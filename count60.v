==> flow/design.v <==
module count60(clk, rst_n, ld, data, qout, c);
input clk, rst_n, ld;
input [7:0] data;
output [7:0] qout;
output c;
    reg c = 0;
    reg[3:0] ten, unit;
    assign qout = {ten, unit};
    always@(posedge clk or negedge rst_n or posedge ld)
    begin   
        if(!rst_n)
            {ten, unit} <= 0;
        else if(ld)
            {ten, unit} <= data;
        else
        begin
            if(ten == 5)
            begin
                if(unit == 8)
                begin
                    c = 1;
                    unit <= unit+1;
                end
                else if(unit == 9)
                begin
                    c = 0;
                    {ten, unit} <= 0;
                end
                else
                    unit <= unit+1;
            end
            else if(unit == 9)
            begin
                ten <= ten+1;
                unit <= 0;
            end
            else
                unit <= unit+1;
        end
    end
endmodule
Tool chain data of count60
Tool output for the design above, in the order of the flow.
Line numbers count from 1 in the design file above.
Operators: Yosys type, input widths -> output width; for muxes data width and select width s.
Library cell names are shortened.
The mark -- stands for no value.

set-up
  design top = count60
  clock port = clk
  cell library = sky130hd
  library corner = tt_025C_1v80

Word level
Yosys after proc, flatten, opt, wreduce and memory -nomap, before mapping. Memory bits, and registers merged into a memory's read port (data or address), are not among the register bits. Print and check cells are not counted. Equal cells are merged and count once.

operators by class
  reduce/logical cells = 5
  equality and inequality tests = 4
  bitwise logic cells = 4
  add/sub/neg operators = 2
  multiplexer cells = 16

operators with widths
  cell                 count
  $mux 4               15
  $add 4x1->4 const B  2
  $eq 4x4->1 const B   2
  $not 4->4            2
  $reduce_bool 2->1    2
  $eq 4x3->1 const B   1
  $reduce_and 3->1     1
  $not 1->1            2
  $ne 2x2->1 const B   1
  $reduce_and 2->1     1
  $reduce_or 2->1      1
  $mux 1               1

bit counts
  bits of input ports = 11
  elaborated cells = 34
  bits in registers = 9

Depth
Depth = most cells in a row (Yosys ltp): at word level without a register or memory, in the mapped netlist without a sequential cell, where the memories' decode and read muxes count.

logic depth
  depth in word-level cells = 4
  ABC_AREA = 0
  gate-level depth with buffers = 4

After synthesis
Source: synth_stat.txt of the flow (Yosys; design flattened, memories mapped). It holds for the ABC_AREA given above (unset counts as 0); a run with the other value may have another netlist.

synthesis totals
  flip-flops = 9
  sequential part of the area = 290.3 um^2
  synthesis area = 670.6 um^2
  buffers = 1
  cells in the netlist = 67

cell types
  cell       count  total area (um^2)
  dfbbp_1    8      260.25
  a21boi_0   9      67.565
  nand2_1    11     41.29
  ha_1       3      37.536
  inv_1      9      33.782
  edfxtp_1   1      30.029
  nor2b_1    4      25.024
  nand4b_4   1      23.773
  xnor2_1    2      17.517
  and4bb_2   1      12.512
  and3b_2    1      10.01
  and4b_1    1      10.01
  mux2i_1    1      10.01
  o21ai_0    2      10.01
  a21o_2     1      8.758
  o2bb2ai_1  1      8.758
  or3b_1     1      8.758
  xor2_1     1      8.758

Not listed: further types 8, cells in them 9.

Worst setup path after synthesis
OpenSTA on the mapped netlist: ideal clock, no wires. The path of least setup slack (recovery checks aside). Input and output delay are each 20% of the period. Register names are those of the netlist, which keeps one name where synthesis merged equal registers.

timing after synthesis
  path type = flip-flop to flip-flop
  start = reg unit[0]
  end = reg c
  period = 1440 ps
  slack = -76 ps
  time at the first pin = 0 ps
  driving pins on the path = 5
  arrival time = 1222 ps
  required time = 1146 ps
  setup time = 294 ps
  path delay = 1516 ps
  period reached after synthesis = 1516 ps

"path delay" = arrival - input delay + setup time.
"driving pins on the path" counts driving pins, that of a launching flip-flop among them; a cell with two outputs on the path counts twice.
"period reached after synthesis" is the clock period less the worst setup slack; recovery checks do not enter. This is arithmetic on one report: input and output delays are still those of the set period (20% each).
Between the ends stands the longest chain of elaborated cells between them, by number of cells; it is not shown to be the way that was timed. Of several equally long chains one is given.
Each line given opens the expression or statement behind the cell; cells for indexed reads and writes are added by Yosys, which also makes memories of some case tables.
A register here has more assigning lines than the two given.

between the ends, after synthesis
  cell sequence = dfbbp_1 > ha_1 > nand3b_1 > o21ai_0 > and4b_1
  cells in the longest elaborated chain = 2
  elaborated cells between the ends (all ways) = 3

RTL lines, path after synthesis
  element             line  text
  start: declaration  7     reg[3:0] ten, unit;
  start: assignment   22    unit <= unit+1;
  start: assignment   30    unit <= unit+1;
  $eq 4x4->1          24    else if(unit == 9)
  $mux 1              24
  end: assignment     21    c = 1;
  end: assignment     26    c = 0;
  end: declaration    5     output c;

Timing after layout
From the final timing report of record 1: the path of least setup slack in the routed layout; clock arrival at registers is part of the times.
The report prints the path's times to 10 ps; the period is as set.

timing post-layout
  path type = flip-flop to flip-flop
  start = reg unit[0]
  end = reg ten[0]
  slack = -440 ps
  period = 1020 ps
  required time = 1100 ps
  driving pins on the path = 6
  time at the first pin = 260 ps
  setup time = 180 ps
  arrival time = 1540 ps

Between the ends stands the longest chain of elaborated cells between them, by number of cells; it is not shown to be the way that was timed. Of several equally long chains one is given.
A register here has more assigning lines than the two given.

between the ends, post-layout
  cell sequence = dfbbp_1 > ha_4 > nand3b_1 > buf_4 > a21oi_4 > mux2i_1
  cells in the longest elaborated chain = 4
  elaborated cells between the ends (all ways) = 10

RTL lines, path post-layout
  element             line  text
  start: declaration  7     reg[3:0] ten, unit;
  start: assignment   22    unit <= unit+1;
  start: assignment   30    unit <= unit+1;
  $eq 4x4->1          24    else if(unit == 9)
  $mux 4              24
  $mux 4              19    if(unit == 8)
  $mux 4              17    if(ten == 5)
  end: assignment     34    ten <= ten+1;
  end: declaration    7

==> results <==
2 stored runs of count60 in the flow (synthesis by Yosys, layout by OpenROAD, sky130hd cells), in arbitrary order. Constraints: input delay and output delay 20% of the set period each, output load 0.01 pF.
"achieved clock period" is the run's clock period less its worst setup slack. It is reckoned from that one timing run; input and output delays stay at 20% of the period that was set.
By "worst setup path time" is meant the share of the clock period that the worst setup path is allowed (20% is reserved at inputs, 20% at outputs), minus its slack. Clock arrival times at its registers enter into it.
"power" rests on the timing tool's default activity at the inputs, not on a simulated workload.
"worst setup path time" is known to 10 ps.

Record 1
==> flow/run.sh <==
#!/bin/bash
# the make line also repeats the synthesis and layout settings of config.mk as NAME=value (left out here)
make -C /OpenROAD-flow-scripts/flow DESIGN_CONFIG=/design/flow/config.mk WORK_HOME=/design/flow/orfs CLKGATE_MAP_FILE= finish
==> flow/config.mk <==
export PLATFORM = sky130hd
export DESIGN_NAME = count60
export DESIGN_NICKNAME = count60
export VERILOG_FILES = /design/flow/design.v
export SDC_FILE = /design/flow/constraint.sdc
export NUM_CORES = 4
export LEC_CHECK = 0
export CAP_MARGIN = 40
export CORE_ASPECT_RATIO = 1.26
export CORE_MARGIN = 2
export CORE_UTILIZATION = 25
export CTS_CLUSTER_SIZE = 55
export MAX_ROUTING_LAYER = met5
export PLACE_DENSITY = 0.71
export SETUP_SLACK_MARGIN = 0.2
export SLEW_MARGIN = 20
export TNS_END_PERCENT = 45
==> flow/constraint.sdc <==
create_clock -name core_clock -period 1.02 [get_ports {clk}]
set_input_delay 0.2040 -clock core_clock [delete_from_list [all_inputs] [get_ports {clk}]]
set_output_delay 0.2040 -clock core_clock [all_outputs]
set_load 0.01 [all_outputs]

==> results of record 1 <==
chip area after synthesis (Yosys): 670.6 um^2
die area: 3115.7 um^2
standard-cell area of the final layout: 1194.9 um^2
utilization: 45.9%
worst setup slack after layout: -440 ps
total negative slack: -5256 ps
power: 0.8383 mW
achieved clock period: 1460 ps
worst setup path time: 1460 ps
worst setup path kind: flip-flop to flip-flop

Record 2
==> flow/run.sh <==
#!/bin/bash
# the make line also repeats the synthesis and layout settings of config.mk as NAME=value (left out here)
make -C /OpenROAD-flow-scripts/flow DESIGN_CONFIG=/design/flow/config.mk WORK_HOME=/design/flow/orfs CLKGATE_MAP_FILE= finish
==> flow/config.mk <==
export PLATFORM = sky130hd
export DESIGN_NAME = count60
export DESIGN_NICKNAME = count60
export VERILOG_FILES = /design/flow/design.v
export SDC_FILE = /design/flow/constraint.sdc
export NUM_CORES = 4
export LEC_CHECK = 0
export ABC_AREA = 0
export CAP_MARGIN = 20
export CORE_MARGIN = 9
export CORE_UTILIZATION = 36
export CTS_CLUSTER_SIZE = 96
export HOLD_SLACK_MARGIN = 0.14
export MAX_ROUTING_LAYER = met4
export PLACE_DENSITY_LB_ADDON = 0.22
export SETUP_SLACK_MARGIN = 0.05
export SLEW_MARGIN = 20
export TNS_END_PERCENT = 85
==> flow/constraint.sdc <==
create_clock -name core_clock -period 1.28 [get_ports {clk}]
set_input_delay 0.2560 -clock core_clock [delete_from_list [all_inputs] [get_ports {clk}]]
set_output_delay 0.2560 -clock core_clock [all_outputs]
set_load 0.01 [all_outputs]

==> results of record 2 <==
chip area after synthesis (Yosys): 670.6 um^2
die area: 3740.6 um^2
standard-cell area of the final layout: 1051.0 um^2
utilization: 60.2%
worst setup slack after layout: -196 ps
total negative slack: -869 ps
power: 0.6636 mW
achieved clock period: 1476 ps
worst setup path time: 1480 ps
worst setup path kind: flip-flop to flip-flop
